==> flow/design.v <==
`timescale 1ns / 1ps
module lab72(
    input  logic         clk,
    input  logic         write_enable,
    input  logic [1 : 0] address,
    input  logic [2 : 0] sw,
    output logic [2 : 0] led
    );
    logic [3:0] [0:2] ram  = '0;
    always_ff @(posedge clk) begin
        if(write_enable) ram[address] <= sw;
        led <= ram[address];
    end
endmodule
# Step by step through the tools: lab72
# The steps from the RTL of lab72 to its reports follow in flow order.
# Line numbers count from 1 in the design file above.
# Operators: Yosys type, input widths -> output width; for muxes data width and select width s.
# Cell names lack the library's common part.
# Not given: --
# setup
top_module,lab72
clock_port,clk
library,sky130hd
corner,tt_025C_1v80

# Word level
# Source: Yosys, flattened and elaborated, memories not mapped. Widths are those after wreduce; folded enables and synchronous resets count as part of the registers. Registers that Yosys merges into a memory's read port (data or address) are not register bits. Print and check cells do not count. Equal cells are merged and count once.
# bits
clocked_rd_ports_x_width,0
ff_bits,15
romBits,0
memories,0
latchBits,0
ram_bits,0
# classes
eq_ne,0
n_logic,3
cmp,0
addsub,1
shift,3
mul,1
reduce_and_logical,0
n_div,0
muxes,0
# ops
cell,n
$shift 3x33->12,1
$shift 3x33->12 const A,1
$neg 32->33,1
$and 12x12->12,1
$or 12x12->12,1
$shiftx 12x5->3,1
$not 12->12,1
$mul 2x2->4 const B,1

# Logic depth
# Yosys ltp: most cells in a row. Word level: on the elaborated netlist, between registers, memories and ports. Mapped: between sequential cells and ports; inverters and the memories' decode and read muxes count.
# depth
word_depth,6
abc_area,0
ltp_mapped,5
ltp_nobuf,4

# Netlist
# The flow's flattened synthesis, as Yosys stat reports it; memories are mapped. The netlist is that of the ABC_AREA named above (0 if unset); the other value can give another one.
# mapped
synth_area_um2,750.7
cell_count,54
flip_flops,15
# by_type
type,n,type_area_um2
edfxtp_1,12,360.346
mux4_2,3,67.565
ha_1,5,62.56
dfxtp_1,3,60.058
a22o_1,5,43.792
inv_1,10,37.536
nand2b_1,3,18.768
o22ai_1,3,18.768
o32ai_1,2,17.517
nor3b_2,1,12.512
buf_6,1,11.261
o2bb2ai_1,1,8.758
o41ai_1,1,8.758
nand3b_1,1,7.507
nor3b_1,1,7.507
inv_2,1,3.754
nand2_1,1,3.754

# Path before layout
# OpenSTA on the mapped netlist: ideal clock, no wires. The path of least setup slack (recovery checks aside). Input and output delay are each 20% of the period. Register names are those of the netlist, which keeps one name where synthesis merged equal registers.
# synth_path
kind,in2reg
start,input address[0]
end,register ram
period_ps,1840
path_buffers,1
path_stages,5
path_slack_ps,332
path_delay_ps,1140
required_ps,1584
arrival_ps,1252
in_delay_ps,368
period_less_setup_slack_ps,1508
# "path_delay_ps" is the arrival time less input delay plus setup time.
# "path_stages": output pins that drive a net of the path, with the launching flip-flop's if there is one; two outputs of one cell count as two.
# "period_less_setup_slack_ps" = period - worst setup slack (recovery checks aside). The figure is calculated, with input and output delays left at 20% of the set period.
# An end named without its bit number is one bit of that signal or, where synthesis recoded a state register, one of its new flip-flops.
# Between the ends stands the longest chain of elaborated cells between them, by number of cells; it is not shown to be the way that was timed. Of several equally long chains one is given.
# A line is the first line of the expression or statement that the cell stems from. Yosys adds cells for indexed reads and writes and turns some case tables into memories.
# synth_between
path_cell_list,buf_6 > inv_2 > ha_1 > nor3b_1 > a22o_1
elab_chain_cells,6
cone_cells,7
classes_between,1 x add/sub; 1 x mul; 2 x shift; 3 x logic
# synth_lines
element,line_no,source
from (decl),5,"input  logic [1 : 0] address,"
$mul 2x2->4,11,if(write_enable) ram[address] <= sw;
$neg 32->33,11,
$shift 3x33->12,11,
$not 12->12,11,
$and 12x12->12,11,
$or 12x12->12,11,
to (assign),11,
to (decl),9,logic [3:0] [0:2] ram  = '0;

# Worst path after layout
# From the final timing report of record 1: the path of least setup slack in the routed layout; clock arrival at registers is part of the times.
# The path's times are printed in steps of 10 ps; the period is the one set.
# layout_path
kind,in2reg
start,input address[0]
end,register ram
period_ps,1140
in_delay_ps,230
path_slack_ps,90
path_buffers,2
path_stages,6
arrival_ps,1050
required_ps,1140
# An end named without its bit number is one bit of that signal or, where synthesis recoded a state register, one of its new flip-flops.
# Between the ends stands the longest chain of elaborated cells between them, by number of cells; it is not shown to be the way that was timed. Of several equally long chains one is given.
# layout_between
path_cell_list,buf_8 > buf_12 > clkinv_8 > ha_4 > nor3b_4 > a22o_1
elab_chain_cells,6
cone_cells,7
classes_between,1 x add/sub; 1 x mul; 2 x shift; 3 x logic
# layout_lines
element,line_no,source
from (decl),5,"input  logic [1 : 0] address,"
$mul 2x2->4,11,if(write_enable) ram[address] <= sw;
$neg 32->33,11,
$shift 3x33->12,11,
$not 12->12,11,
$and 12x12->12,11,
$or 12x12->12,11,
to (assign),11,
to (decl),9,logic [3:0] [0:2] ram  = '0;

Appendix: measured runs

Below are 2 stored runs of the flow (Yosys, OpenROAD; platform sky130hd) on lab72, each with its settings and what was measured, unordered. Constraints: input delay and output delay 20% of the set period each, output load 0.01 pF.
"achieved_period_ps": clock period set for the run, less the worst setup slack. It is reckoned from that one timing run; input and output delays stay at 20% of the period that was set.
"worst_path_time_ps": the worst setup path's part of the clock period (all of it between registers, 20% less for each end at a port) less its slack. A launch clock that arrives late makes it longer, a capture clock that arrives late makes it shorter.
By "power.total_mw" is meant OpenSTA's value without simulated activity: inputs other than the clock are taken to toggle once in ten clock periods, and the tool carries that through the logic.
"worst_path_time_ps" is known to 10 ps.

Record 1, flow files:
==> flow/run.sh <==
#!/bin/bash
# the make line also repeats the synthesis and layout settings of config.mk as NAME=value (left out here)
make -C /OpenROAD-flow-scripts/flow DESIGN_CONFIG=/design/flow/config.mk WORK_HOME=/design/flow/orfs CLKGATE_MAP_FILE= finish
==> flow/config.mk <==
export PLATFORM = sky130hd
export DESIGN_NAME = lab72
export DESIGN_NICKNAME = lab72
export VERILOG_FILES = /design/flow/design.v
export SDC_FILE = /design/flow/constraint.sdc
export NUM_CORES = 4
export LEC_CHECK = 0
export CAP_MARGIN = 5
export CELL_PAD_IN_SITES_GLOBAL_PLACEMENT = 3
export CORE_ASPECT_RATIO = 0.68
export CORE_MARGIN = 8
export CORE_UTILIZATION = 17
export CTS_CLUSTER_DIAMETER = 239
export GPL_ROUTABILITY_DRIVEN = 1
export GPL_TIMING_DRIVEN = 0
export HOLD_SLACK_MARGIN = 0.29
export PLACE_DENSITY_LB_ADDON = 0.17
export SETUP_SLACK_MARGIN = 0.32
export SLEW_MARGIN = 20
export TNS_END_PERCENT = 30
==> flow/constraint.sdc <==
create_clock -name core_clock -period 1.14 [get_ports {clk}]
set_input_delay 0.2280 -clock core_clock [delete_from_list [all_inputs] [get_ports {clk}]]
set_output_delay 0.2280 -clock core_clock [all_outputs]
set_load 0.01 [all_outputs]

==> results of record 1, as CSV <==
result,value
yosys_chip_area_um2,750.7
design.die.area_um2,6838.2
finish.stdcell_area_um2,1144.8
finalUtil_pct,26.3
timing.setup.ws_ps,94
setupTns_ps,0
timing.hold.ws_ps,319
power.total_mw,1.402
achieved_period_ps,1046
worst_path_time_ps,820
critical_path_type,"in2reg"

Record 2, flow files:
==> flow/run.sh <==
#!/bin/bash
# the make line also repeats the synthesis and layout settings of config.mk as NAME=value (left out here)
make -C /OpenROAD-flow-scripts/flow DESIGN_CONFIG=/design/flow/config.mk WORK_HOME=/design/flow/orfs CLKGATE_MAP_FILE= finish
==> flow/config.mk <==
export PLATFORM = sky130hd
export DESIGN_NAME = lab72
export DESIGN_NICKNAME = lab72
export VERILOG_FILES = /design/flow/design.v
export SDC_FILE = /design/flow/constraint.sdc
export NUM_CORES = 4
export LEC_CHECK = 0
export CAP_MARGIN = 20
export CORE_MARGIN = 2
export CORE_UTILIZATION = 40
export SLEW_MARGIN = 20
==> flow/constraint.sdc <==
create_clock -name core_clock -period 1.28 [get_ports {clk}]
set_input_delay 0.2560 -clock core_clock [delete_from_list [all_inputs] [get_ports {clk}]]
set_output_delay 0.2560 -clock core_clock [all_outputs]
set_load 0.01 [all_outputs]

==> results of record 2, as CSV <==
result,value
yosys_chip_area_um2,750.7
design.die.area_um2,2239.2
finish.stdcell_area_um2,960.9
finalUtil_pct,55.1
timing.setup.ws_ps,135
setupTns_ps,0
timing.hold.ws_ps,545
power.total_mw,1.051
achieved_period_ps,1145
worst_path_time_ps,890
critical_path_type,"in2reg"
